==> flow/design.v <==
`timescale 1ns / 1ps
module counter_mgmt(
    input clk_i,                 
    input rst_i,                 
    input [31:0] cnt_0_data,     
    input [31:0] cnt_1_data,     
    input [31:0] cnt_2_data,     
    output cnt_0_en,            
    output cnt_0_rst,            
    output cnt_1_en,            
    output cnt_1_rst,            
    output cnt_2_en,            
    output cnt_2_rst,            
    output we,             
    output [31:0] addr,          
    output [31:0] dout,          
    input [31:0] din            
    );
    reg [31:0] cnt_rst;
    reg [31:0] cnt_en;
    assign cnt_0_rst = cnt_rst[0];
    assign cnt_1_rst = cnt_rst[1];
    assign cnt_2_rst = cnt_rst[2];    
    assign cnt_0_en = cnt_en[0];
    assign cnt_1_en = cnt_en[1];
    assign cnt_2_en = cnt_en[2];
    localparam IDLE = 4'd1;
    localparam EN = 4'd2;
    localparam EN_W = 4'd3;
    localparam EN_R = 4'd4;
    localparam RST = 4'd5;
    localparam RST_W = 4'd6;
    localparam RST_R = 4'd7;
    localparam WRT = 4'd8;
    localparam WRT_W = 4'd9;
    localparam WRT_R = 4'd10;
    reg [3:0] state = IDLE;
    reg we_r = 1'd0;	
    assign we = we_r;
    reg [31:0] addr_r = 32'd0;
    assign addr = addr_r;
    reg [31:0] dout_r = 32'd0;
    assign dout = dout_r;    
    reg [3:0] reg_choose = 4'h0;
    always @(posedge clk_i)
    begin        
       case(state)                
            IDLE: begin			         
                we_r <= 1'b0;
                addr_r <= 32'd0;
            end            
            EN: begin			         
                we_r <= 1'b0;		
                addr_r <= 32'd4;
            end
            EN_W: begin			         
                we_r <= 1'b0;		     
                addr_r <= 32'd4;
            end
            EN_R: begin			         
                we_r <= 1'b1;
                addr_r <= 32'd0;
            end
            RST: begin			         
                we_r <= 1'b0;		
                addr_r <= 32'd8;
            end
            RST_W: begin			     
                we_r <= 1'b0;		     
                addr_r <= 32'd8;
            end
            RST_R: begin			     
                we_r <= 1'b1;
                addr_r <= 32'd0;
            end
            WRT: begin			         
                we_r <= 1'b1; 
                addr_r <= 32'h0;                    
            end
            WRT_W: begin			     
                we_r <= 1'b1;   
                case (reg_choose)
                    4'd0: begin 
                    	addr_r <= 32'hC;  
				        reg_choose <= 4'h1;
                    end  
                    4'd1: begin 
                    	addr_r <= 32'h10;  
				        reg_choose <= 4'h2;
                    end  
                    4'd2: begin 
                    	addr_r <= 32'h14;  
				        reg_choose <= 4'h3;
                    end
                    default: begin
                        addr_r <= 32'h0;
                    end
                endcase
            end
            WRT_R: begin			 
                we_r <= 1'b1;
                addr_r <= 32'd0;  
                reg_choose <= 4'h0;              
            end
            default: begin
                we_r <= 1'b0;
                addr_r <= 32'd0;
            end
        endcase
    end
    always @(posedge clk_i)		
    begin
        if (rst_i == 1'b1) begin
			state <= IDLE;
		end
		else begin
            case(state)	
                IDLE: begin			 
                    case(din) 		 
                        32'd1: begin		 
                            state <= EN;		 
                        end
                        32'd2: begin		 
                            state <= RST;	 
                        end
                        32'd3: begin		 
                            state <= WRT;	 
                        end
                        default: begin		 
                            state <= state;	 
                        end
                    endcase
                end
                EN: begin 				
                    state <= EN_W;                    
                end               
                EN_W: begin
                    state <= EN_R; 
                end                
                EN_R: begin                 
                    state <= IDLE;
                end
                RST: begin 
                    state <= RST_W;                    
                end
                RST_W: begin
                    state <= RST_R; 
                end
                RST_R: begin                   
                    state <= IDLE;
                end
                WRT: begin 
                    state <= WRT_W;                    
                end
                WRT_W: begin
                    case (reg_choose)
                        4'd2: begin  
                            state <= WRT_R;
                        end
                        default: begin
                            state <= IDLE;   
                        end
                    endcase
                end
                WRT_R: begin
                    state <= IDLE;
                end
                default: begin
                    state <= IDLE;
                end
            endcase        
        end
    end
    always @(posedge clk_i)		
    begin
        case(state)               
            EN_R: begin    
                cnt_en[0] <= din[0];
                cnt_en[1] <= din[1];
                cnt_en[2] <= din[2];
                dout_r <= 32'b0;
            end
            RST_R: begin    
                cnt_rst[0] <= din[0];
                cnt_rst[1] <= din[1];
                cnt_rst[2] <= din[2];
                dout_r <= 32'b0;      
            end
            WRT_W: begin
                case (reg_choose)
                    4'd0: begin
                        dout_r <= cnt_0_data; 
                    end  
                    4'd1: begin 
                        dout_r <= cnt_1_data;
                    end  
                    4'd2: begin 
                        dout_r <= cnt_2_data;
                    end
                    default: begin
                        dout_r <= 32'h0;
                    end
                endcase
             end
             WRT_R: begin
                dout_r <= 32'b0;
             end
       endcase  
    end
endmodule
* Reports on counter_mgmt
The steps from the RTL of counter_mgmt to its reports follow in flow order. Lines are those of the file above, counted from 1. Cell names lack the library's common part. The mark -- stands for no value.
Inputs: top counter_mgmt, clock input clk_i, standard-cell library sky130hd, timing corner tt_025C_1v80

* Elaborated design
Source: Yosys, flattened and elaborated, memories not mapped. Widths are those after wreduce. Registers that Yosys merges into a memory's read port (data or address) are not register bits. Print and check cells do not count. Equal cells are merged and count once.
Storage and ports: elaborated cells 46, register bits 52
Operators by class: equality and inequality tests 17, reductions and logical operators 8, muxes and demuxes 10
Operators with widths (number):
- 32-bit case mux with 3-bit select | 1
- 32-bit by 2-bit equality test with 1-bit output (second input constant) | 2
- 32-bit case mux with 2-bit select | 1
- 32-bit by 1-bit equality test with 1-bit output (second input constant) | 1
- 5-bit case mux with 3-bit select | 2
- 4-bit case mux with 7-bit select | 1
- 4-bit case mux with 3-bit select | 2
- 4-bit by 3-bit equality test with 1-bit output (second input constant) | 4
- 4-bit by 2-bit equality test with 1-bit output (second input constant) | 3
- 4-bit equality test (second input constant) | 3
- 4-bit by 1-bit equality test with 1-bit output (second input constant) | 2
- 4-bit inequality test (second input constant) | 2
- 4-bit case mux with 2-bit select | 1
- 5-bit OR reduction | 1
- 2-bit nonzero test | 2
- 2-bit OR reduction | 2
- 4-bit logical NOT | 1
- 4-bit two-way mux | 1
- 3-bit OR reduction | 1
- 2-bit AND reduction | 1
- 1-bit two-way mux | 1

* Longest topological paths
Depth = most cells in a row (Yosys ltp): at word level without a register or memory, in the mapped netlist without a sequential cell, where the memories' decode and read muxes count.
Logic depth: depth after elaboration 3, ABC_AREA 1, gate-level depth with buffers 11

* Synthesis result
Yosys stat after the flow's synthesis: flattened, memories mapped to cells. It holds for the ABC_AREA given above (unset counts as 0); a run with the other value may have another netlist.
Mapped netlist: cell count 339, mapped flip-flops 48, sequential part of the area 1361.3 µm², cell area after synthesis 3089.2 µm², buffer cells 48
Cells by type:
- edfxtp_1 | number 40, area in all 1.2E+03 µm²
- nor3_2 | number 30, area in all 300.288 µm²
- a22o_1 | number 32, area in all 280.269 µm²
- buf_4 | number 29, area in all 217.709 µm²
- a21oi_1 | number 34, area in all 170.163 µm²
- dfxtp_1 | number 8, area in all 160.154 µm²
- inv_1 | number 41, area in all 153.898 µm²
- nand2_1 | number 38, area in all 142.637 µm²
- nor2_1 | number 32, area in all 120.115 µm²
- ha_1 | number 5, area in all 62.56 µm²
- clkbuf_1 | number 11, area in all 41.29 µm²
- nand3_1 | number 8, area in all 40.038 µm²
- buf_6 | number 3, area in all 33.782 µm²
- buf_2 | number 5, area in all 25.024 µm²
- nor3_1 | number 5, area in all 25.024 µm²
- nand2_4 | number 2, area in all 22.522 µm²
- nor2_2 | number 3, area in all 18.768 µm²
- inv_2 | number 4, area in all 15.014 µm²
Other cell types: 8; their cells: 9.

* Path before layout
Path of least setup slack by OpenSTA after synthesis, without wires, with an ideal clock, recovery checks aside; 20% of the period is set as input and as output delay. Where synthesis merged equal registers, the netlist keeps one of their names.
Timing path post-synthesis: kind register to register, start point reg state[1], end point reg we_r, setup slack 1809 ps, path delay 1911 ps, clock period 3720 ps, time at the first pin 0 ps, stages 7, data required time 3593 ps, data arrival time 1784 ps, synthesis period reached 1911 ps
"path delay" is the arrival time less input delay plus setup time. "stages": output pins that drive a net of the path, with the launching flip-flop's if there is one; two outputs of one cell count as two. "synthesis period reached" = period - worst setup slack (recovery checks aside). The figure is calculated, with input and output delays left at 20% of the set period. The rows between start and end are the longest chain of elaborated cells between them; the timing report does not say that the signal goes this way. Where chains are equally long, one stands for them. Each line given opens the expression or statement behind the cell; cells for indexed reads and writes are added by Yosys, which also makes memories of some case tables. A register here has more assigning lines than the two given.
Between the ends, post-synthesis: cells stage by stage dfxtp_1 -> inv_2 -> nand2_4 -> nand2_4 -> a21oi_2 -> nand2_1 -> or2_2, cells in the longest elaborated chain 3
Ends and longest elaborated chain, post-synthesis:
- start: declaration | line 37 | reg [3:0] state = IDLE;
- start: assignment | line 114 | state <= IDLE;
- start: assignment | line 130 | state <= state;
- 4-bit by 3-bit equality test with 1-bit output | line 47 | case(state)
- 5-bit OR reduction
- 1-bit two-way mux | line 47
- end: assignment | line 49 | we_r <= 1'b0;
- end: assignment | line 53 | we_r <= 1'b0;
- end: declaration | line 38 | reg we_r = 1'd0;

* Path in the finished layout
Path of least setup slack in the final report of job 2 (OpenROAD, finished layout, wires in). Where an end is a register, its clock arrival counts in the times. The report prints the path's times to 10 ps; the period is as set.
Timing path after layout: kind register to output, start point reg dout_r[28], end point out dout[28], setup slack 2780 ps, data arrival time 1190 ps, time at the first pin 290 ps, data required time 3970 ps, clock period 4960 ps, stages 2
A register here has more assigning lines than the two given.
Between the ends, after layout: cells stage by stage edfxtp_1 -> clkdlybuf4s50_1, cells in the longest elaborated chain 0
Ends and longest elaborated chain, after layout:
- start: declaration | line 42 | reg [31:0] dout_r = 32'd0;
- start: assignment | line 192 | dout_r <= cnt_0_data;
- start: assignment | line 195 | dout_r <= cnt_1_data;
- end: declaration | line 16 | output [31:0] dout,

Top module counter_mgmt; platform sky130hd; tools Yosys and OpenROAD; 2 stored runs in no particular order. Input and output delays are each 20% of the period that was set; the output load is 0.01 pF.
By "clock period achieved" is meant the clock period of the run minus its worst setup slack. This is arithmetic on one report: input and output delays are still those of the set period (20% each).
"worst setup path time": the worst setup path's part of the clock period (all of it between registers, 20% less for each end at a port) less its slack. A launch clock that arrives late makes it longer, a capture clock that arrives late makes it shorter.
By "total power after layout" is meant OpenSTA's value without simulated activity: inputs other than the clock are taken to toggle once in ten clock periods, and the tool carries that through the logic.
"worst setup path time" is known to 10 ps.

* Job 1 | settings: period_ns 5.06; CORE_UTILIZATION 54; SETUP_SLACK_MARGIN 1.44; PLACE_DENSITY 0.37; CORE_ASPECT_RATIO 0.6; CELL_PAD_IN_SITES_GLOBAL_PLACEMENT 2; ABC_AREA 1; GPL_TIMING_DRIVEN 1; GPL_ROUTABILITY_DRIVEN 0; SLEW_MARGIN 20; MIN_ROUTING_LAYER met1; CAP_MARGIN 20; CORE_MARGIN 2 | not finished: placement ended with error GPL-0301
* Job 2 | settings: period_ns 4.96; CORE_UTILIZATION 41; CORE_MARGIN 3; TNS_END_PERCENT 65; ABC_AREA 1; CTS_CLUSTER_SIZE 58; CAP_MARGIN 20; SLEW_MARGIN 20 | results: utilization in the final report 66.2%; worst hold slack in the final report 576 ps; netlist area reported by Yosys 3089.2 µm²; setup TNS 0 ps; standard-cell area of the final layout 4824.6 µm²; clock period achieved 2183 ps; worst setup path time 1190 ps; worst setup path kind register to output; lowest setup slack 2777 ps; die size 8611.8 µm²; total power after layout 0.9978 mW
