==> flow/design.v <==
`timescale 1ns / 1ps
module counter(
    input pulse_i,           
    input rst_i,             
    input ena_i,             
    output [31:0] cnt_o        
    );
   reg[31:0] cnt_r = 0;      
   assign cnt_o = cnt_r;       
   always @ (posedge pulse_i or negedge rst_i) begin     
		if (~rst_i) begin 
			cnt_r <= 32'b0;                               
		end
		else if(pulse_i && ena_i) begin
			cnt_r <= cnt_r + 1'b1;                        
		end
	end
endmodule
# Tool chain data of counter
# Tool output for the design above, in the order of the flow.
# Lines are those of the file above, counted from 1.
# Operators carry their Yosys type and port widths (W data, S select, Z words).
# Cell names lack the library's common part.
design:
  top_module: "counter"
  clock: "pulse_i"
  lib: "sky130hd"
  lib_corner: "tt_025C_1v80"

# Elaborated design
# Counts by Yosys on the flattened word-level netlist (proc, flatten, opt, wreduce; memories kept). Register bits leave out memories and registers merged into their read ports (data or address); mux counts leave out enables and synchronous resets folded into registers. Print and check cells are left out. Cells with the same type and inputs are merged into one.
word_totals:
  reg_bits: 32
  wordCells: 3
classes:
  reduce_and_logical: 1
  addsub: 1
ops:
  columns: ["op", "n"]
  rows:
  - ["$add A32 B1 Y32 const B", 1]
  - ["$logic_and A1 B1 Y1", 1]

# Longest topological paths
# Yosys ltp: most cells in a row. Word level: on the elaborated netlist, between registers, memories and ports. Mapped: between sequential cells and ports; inverters and the memories' decode and read muxes count.
depth:
  depth_word: 1
  abc_area: 0
  depth_mapped: 6

# After synthesis
# Yosys stat after the flow's synthesis: flattened, memories mapped to cells. It holds for the ABC_AREA given above (unset counts as 0); a run with the other value may have another netlist.
# The area totals of this step are shown rounded.
by_type:
  columns: ["cell_type", "n", "area_total_um2"]
  rows:
  - ["dfrtp_1", 32, 800.768]
  - ["xor2_1", 20, 175.168]
  - ["xnor2_1", 10, 87.584]
  - ["nor4_2", 6, 75.072]
  - ["and4_1", 5, 43.792]
  - ["nand4_4", 2, 42.541]
  - ["nand2_1", 11, 41.29]
  - ["nand3_1", 8, 40.038]
  - ["nand4_1", 5, 31.28]
  - ["nor3_1", 6, 30.029]
  - ["nor2_1", 6, 22.522]
  - ["nor4_1", 3, 18.768]
  - ["xnor2_2", 1, 16.266]
  - ["buf_4", 2, 15.014]
  - ["inv_1", 4, 15.014]
  - ["nor4b_2", 1, 15.014]
  - ["and3_1", 2, 12.512]
  - ["ha_1", 1, 12.512]
# Other cell types: 8; their cells: 8.
synth_totals:
  cell_count: 133
  flip_flops: 32
  area_um2: 1560

# Record of 2 stored runs of the RTL-to-layout flow on counter, platform sky130hd. The runs are unordered. Constraints: input delay and output delay 20% of the set period each, output load 0.01 pF.
# "achieved_clock_period_ns" = clock period - worst setup slack. The figure is calculated, with input and output delays left at 20% of the set period.
# "fin_power_mw" rests on the timing tool's default activity at the inputs, not on a simulated workload.
# Values from the reports are rounded here.
runs:
  - name: "run A"
    settings:
      period_ns: 1.75
      CORE_UTILIZATION: 47
      SETUP_SLACK_MARGIN: 0.05
      PLACE_DENSITY_LB_ADDON: 0.03
      CELL_PAD_IN_SITES_GLOBAL_PLACEMENT: 1
      TNS_END_PERCENT: 100
      GPL_TIMING_DRIVEN: 1
      SLEW_MARGIN: 10
      MAX_ROUTING_LAYER: "met5"
      CAP_MARGIN: 20
      CORE_MARGIN: 2
    results:
      synth_area_um2: 1560
      die_um2: 3800
      final_cell_area_um2: 2620
      utilization_frac: 0.845
      worst_setup_slack_ns: -0.065
      tns_ns: -0.065
      fin_power_mw: 2.08
      achieved_clock_period_ns: 1.815
  - name: "run B"
    settings:
      period_ns: 1.12
      CAP_MARGIN: 20
      CORE_MARGIN: 2
      CORE_UTILIZATION: 40
      SLEW_MARGIN: 20
    outcome: "incomplete, clock tree synthesis halted on a tool error"
